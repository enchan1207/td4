==> flow/design.v <==
module ALU #(parameter bitWidth = 4) (
    input [bitWidth-1:0] A,
    input [bitWidth-1:0] B,
    output [bitWidth-1:0] Y,
    output C
);
    wire [bitWidth:0] answer;
    assign answer = A + B;
    assign Y = answer[bitWidth-1:0];
    assign C = answer[bitWidth];
endmodule
module DataSelector #(
    parameter bitWidth = 4
) (
    input [bitWidth-1:0] A,
    input [bitWidth-1:0] B,
    input [bitWidth-1:0] C,
    input [bitWidth-1:0] D,
    input [1:0] OE,
    output [bitWidth-1:0] Y
);
    function [bitWidth-1:0] sel;
        input [bitWidth-1:0] A, B, C, D;
        input [1:0] n;
        case (n)
            2'd0: sel = A;
            2'd1: sel = B;
            2'd2: sel = C;
            2'd3: sel = D;
        endcase
    endfunction
    assign Y = sel(A, B, C, D, OE);
endmodule
module Decoder (
    input [3:0] A,
    input C,
    output [1:0] OE,
    output [3:0] CS
);
assign OE[1] = A[1];
assign OE[0] = A[0] | A[3];
assign CS[0] = A[2] | A[3];
assign CS[1] = ~A[2] | A[3];
assign CS[2] = A[2] | ~A[3];
assign CS[3] = ~A[2] | ~A[3] | (~A[0] & C);
endmodule
module Register #(
    parameter bitWidth=4
) (
    input CLK,
    input CLR,
    input CS,
    input [bitWidth-1:0] D,
    output [bitWidth-1:0] Q
);
reg [bitWidth-1:0] memory = 0;
assign Q = memory;
always @(posedge CLK) begin
    if (CLR == 0) begin
        memory <= 0;
    end else if (CS == 0) begin
        memory <= D;
    end
end
endmodule
module ProgramCounter #(
    parameter bitWidth = 4
) (
    input CLK,
    input CLR,
    input CS,
    input [bitWidth-1:0] D,
    output [bitWidth-1:0] Q
);
    wire [bitWidth-1:0] internalData = CS == 0 ? D[bitWidth-1:0] : Q[bitWidth-1:0] + 1;
    Register #(.bitWidth(bitWidth)) register (.CLK(CLK), .CLR(CLR), .CS(1'b0), .D(internalData), .Q(Q));
endmodule
module TD4 (
    input CLK,
    input CLR,
    input [7:0] D,
    output [3:0] A,
    input [3:0] IN,
    output [3:0] OUT
);
    localparam bitWidth = 4;
    wire [3:0] registerFileCS;
    wire [1:0] registerFileOE;
    wire [bitWidth-1:0] registerFileInput;
    wire [bitWidth-1:0] registerFileOutput;
    wire [bitWidth-1:0] registerFileInternalOutput[2:0];
    Register #(.bitWidth(bitWidth)) registerA (.CLK(CLK), .CLR(CLR), .CS(registerFileCS[0]), .D(registerFileInput), .Q(registerFileInternalOutput[0]));
    Register #(.bitWidth(bitWidth)) registerB (.CLK(CLK), .CLR(CLR), .CS(registerFileCS[1]), .D(registerFileInput), .Q(registerFileInternalOutput[1]));
    Register #(.bitWidth(bitWidth)) outputPort (.CLK(CLK), .CLR(CLR), .CS(registerFileCS[2]), .D(registerFileInput), .Q(OUT));
    ProgramCounter #(.bitWidth(bitWidth)) PC (.CLK(CLK), .CLR(CLR), .CS(registerFileCS[3]), .D(registerFileInput), .Q(registerFileInternalOutput[2]));
    DataSelector #(.bitWidth(bitWidth)) selector (
        .A(registerFileInternalOutput[0]),
        .B(registerFileInternalOutput[1]),
        .C(IN),
        .D(4'b0),
        .OE(registerFileOE),
        .Y(registerFileOutput)
    );
    reg aluCarryState = 0;
    wire aluCarrySignal;
    wire [bitWidth-1:0] aluOutput;
    ALU #(.bitWidth(bitWidth)) alu(
        .A(registerFileOutput),
        .B(D[bitWidth-1:0]),
        .Y(aluOutput),
        .C(aluCarrySignal)
    );
    Decoder decoder(
        .A(D[7:4]),
        .C(aluCarryState),
        .OE(registerFileOE),
        .CS(registerFileCS)
    );
    assign A = registerFileInternalOutput[2];  
    assign registerFileInput = aluOutput;
    always @(posedge CLK) begin
        aluCarryState <= aluCarrySignal;
    end
endmodule
# == From RTL to reports: TD4 ==
# The steps from the RTL of TD4 to its reports follow in flow order.
# Lines are those of the file above, counted from 1.
# Library cell names are shortened.
# Not given: n/a
# design
design,TD4
clk_port,CLK
cell_library,sky130hd
pvt_corner,tt_025C_1v80

# == After elaboration ==
# Counts by Yosys on the flattened word-level netlist (proc, flatten, opt, wreduce). Print and check cells are left out. Cells with the same type and inputs are merged into one.
# op_classes
n_eq,3
n_addsub,2
n_mux,2
reduce_and_logical,1
n_logic,10
# op_table
cell,n
case mux 4 bit (select 4 bit),1
OR 1 bit,6
adder 4 x 4 -> 5 bit,1
equality test 2 bit with constant B,2
adder 4 x 1 -> 4 bit with constant B,1
two-way mux 4 bit,1
inverter 1 bit,3
equality test 2 x 1 -> 1 bit with constant B,1
zero test 2 bit,1
AND 1 bit,1
# bits
regBits,17

# == Depth ==
# Depth = most cells in a row (Yosys ltp): at word level without a register or memory, in the mapped netlist without a sequential cell, where the memories' decode and read muxes count.
# depth
word_depth,5
ABC_AREA,0
mapped_depth,8
ltp_nobuf,8

# == Synthesis result ==
# The flow's flattened synthesis, as Yosys stat reports it; memories are mapped. The netlist is that of the ABC_AREA named above (0 if unset); the other value can give another one.
# Totals and module areas in this step are rounded.
# types
cell_type,n,area_total_um2
dfxtp_1,17,340.326
mux2i_1,9,90.086
ha_1,6,75.072
nand3_1,8,40.038
o21ai_0,7,35.034
nor2_1,9,33.782
a211oi_1,4,30.029
a21oi_1,6,30.029
a21o_1,3,22.522
o211ai_4,1,21.27
fa_1,1,20.019
xnor2_1,2,17.517
mux2_4,1,15.014
a211oi_2,1,12.512
nand2b_1,2,12.512
nor2_2,2,12.512
nor2b_1,2,12.512
nor2_4,1,11.261
# Other cell types: 9; their cells: 11.
# synth_totals
buf_cells,3
mapped_area_um2,895
ffs,17
cell_count,93
# The figures by module come from a second, unflattened synthesis with its own total; it is not the netlist above.
# hier_totals
cells_unflattened,93
hier_area_um2,1020
# Rows give one instance, submodules left out.
# modules
module,area_um2,mod_seq_area_um2,instances,n_cells
Register (bitWidth=4),156,80.1,4,13
ALU (bitWidth=4),136,0.0,1,16
DataSelector (bitWidth=4),105,0.0,1,4
ProgramCounter (bitWidth=4),81.3,0.0,1,12
Decoder,43.8,0.0,1,7
TD4,23.8,20.0,1,2

# == Path before layout ==
# Source: OpenSTA report_checks on the synthesized netlist (no wires, ideal clock, input and output delay 20% of the period each), path of least setup slack; recovery checks are left aside. Register names are those of the netlist, which keeps one name where synthesis merged equal registers.
# synth_timing
path_kind,input -> register
from,in D[7]
to,reg PC.register.memory[3]
in_delay_ns,0.570
setup_time_ns,0.133
clock_period_ns,2.85
t_arrival_ns,2.137
path_buffers,0
setup_slack_ns,0.580
delay_ns,1.700
driving_pins,8
period_less_setup_slack_ns,2.27
# "delay_ns" = arrival - input delay + setup time.
# "driving_pins" counts driving pins, that of a launching flip-flop among them; a cell with two outputs on the path counts twice.
# "period_less_setup_slack_ns" = period - worst setup slack (recovery checks aside). The figure is calculated, with input and output delays left at 20% of the set period.
# The rows between start and end are the longest chain of elaborated cells between them; the timing report does not say that the signal goes this way. Where chains are equally long, one stands for them.
# Each line given opens the expression or statement behind the cell; cells for indexed reads and writes are added by Yosys, which also makes memories of some case tables.
# synth_between
path_cell_list,nor2_4 mux2i_1 o21ai_0 ha_1 and3_1 or3_4 a21oi_1 a211oi_1
elab_chain_len,5
cone_cells,11
# synth_lines
element,line,text
from (decl),81,"input [7:0] D,"
OR 1 bit,41,assign OE[0] = A[0] | A[3];
equality test 2 bit,25,case (n)
case mux 4 bit (select 4 bit),25,
adder 4 x 4 -> 5 bit,8,assign answer = A + B;
two-way mux 4 bit,75,wire [bitWidth-1:0] internalData = CS == 0 ? D[bitWidth-1:0] : Q[bitWidth-1:0] + 1;
to (assign),60,memory <= 0;
to (assign),62,memory <= D;
to (decl),56,reg [bitWidth-1:0] memory = 0;

# == Path in the finished layout ==
# Path of least setup slack in the final report of flow run 1 (OpenROAD, finished layout, wires in). Where an end is a register, its clock arrival counts in the times.
# layout_timing
path_kind,input -> register
from,in D[4]
to,reg outputPort.memory[3]
driving_pins,10
in_delay_ns,0.30
setup_slack_ns,-0.34
t_arrival_ns,1.99
setup_time_ns,0.13
path_buffers,2
clock_period_ns,1.5
# The rows between start and end are the longest chain of elaborated cells between them; the timing report does not say that the signal goes this way. Where chains are equally long, one stands for them.
# layout_between
path_cell_list,buf_8 nor2_4 buf_6 mux2i_1 o21ai_1 ha_1 and3_4 or3_4 nand3_1 a21oi_1
elab_chain_len,4
cone_cells,7
# layout_lines
element,line,text
from (decl),81,"input [7:0] D,"
OR 1 bit,41,assign OE[0] = A[0] | A[3];
equality test 2 bit,25,case (n)
case mux 4 bit (select 4 bit),25,
adder 4 x 4 -> 5 bit,8,assign answer = A + B;
to (assign),60,memory <= 0;
to (assign),62,memory <= D;
to (decl),56,reg [bitWidth-1:0] memory = 0;

Ticket comment

Measured data: module TD4, platform sky130hd, 2 stored runs of the flow under differing settings, order arbitrary. Input and output delays are each 20% of the period that was set; the output load is 0.01 pF.
"achieved_clock_period_ns" = clock period - worst setup slack. The figure is calculated, with input and output delays left at 20% of the set period.
"worstPathTime_ns" = time allowed to the worst setup path (clock period - input delay - output delay, where it has them) - its slack; a late launch clock adds to it, a late capture clock takes from it.
"power_total_uw" is the tool's figure for a default switching activity; nothing was simulated.
The measured numbers are rounded.

Flow run 1, flow files:
==> flow/run.sh <==
#!/bin/bash
# the make line also repeats the synthesis and layout settings of config.mk as NAME=value (left out here)
make -C /OpenROAD-flow-scripts/flow DESIGN_CONFIG=/design/flow/config.mk WORK_HOME=/design/flow/orfs CLKGATE_MAP_FILE= finish
==> flow/config.mk <==
export PLATFORM = sky130hd
export DESIGN_NAME = TD4
export DESIGN_NICKNAME = TD4
export VERILOG_FILES = /design/flow/design.v
export SDC_FILE = /design/flow/constraint.sdc
export NUM_CORES = 4
export LEC_CHECK = 0
export ABC_AREA = 0
export CAP_MARGIN = 10
export CELL_PAD_IN_SITES_GLOBAL_PLACEMENT = 2
export CORE_MARGIN = 2
export CORE_UTILIZATION = 30
export CTS_CLUSTER_DIAMETER = 69
export PLACE_DENSITY = 0.89
export SETUP_SLACK_MARGIN = 0.35
export SLEW_MARGIN = 10
==> flow/constraint.sdc <==
create_clock -name core_clock -period 1.5 [get_ports {CLK}]
set_input_delay 0.3000 -clock core_clock [delete_from_list [all_inputs] [get_ports {CLK}]]
set_output_delay 0.3000 -clock core_clock [all_outputs]
set_load 0.01 [all_outputs]

==> results of flow run 1, as CSV <==
result,value
achieved_clock_period_ns,1.839
ws_hold_ns,0.457
design.die.area_um2,3430
power_total_uw,1090
util_frac,0.483
worstPathTime_ns,1.54
timing.worst_path_kind,"input -> register"
yosys.chip_area_um2,895
final_setup_ws_ns,-0.339

Flow run 2, flow files:
==> flow/run.sh <==
#!/bin/bash
# the make line also repeats the synthesis and layout settings of config.mk as NAME=value (left out here)
make -C /OpenROAD-flow-scripts/flow DESIGN_CONFIG=/design/flow/config.mk WORK_HOME=/design/flow/orfs CLKGATE_MAP_FILE= finish
==> flow/config.mk <==
export PLATFORM = sky130hd
export DESIGN_NAME = TD4
export DESIGN_NICKNAME = TD4
export VERILOG_FILES = /design/flow/design.v
export SDC_FILE = /design/flow/constraint.sdc
export NUM_CORES = 4
export LEC_CHECK = 0
export CAP_MARGIN = 20
export CELL_PAD_IN_SITES_GLOBAL_PLACEMENT = 1
export CORE_MARGIN = 2
export CORE_UTILIZATION = 66
export CTS_CLUSTER_DIAMETER = 294
export GPL_TIMING_DRIVEN = 1
export PLACE_DENSITY = 0.83
export SLEW_MARGIN = 30
export TNS_END_PERCENT = 60
==> flow/constraint.sdc <==
create_clock -name core_clock -period 2.44 [get_ports {CLK}]
set_input_delay 0.4880 -clock core_clock [delete_from_list [all_inputs] [get_ports {CLK}]]
set_output_delay 0.4880 -clock core_clock [all_outputs]
set_load 0.01 [all_outputs]

Flow run 2: no results, placement failed with GPL-0301
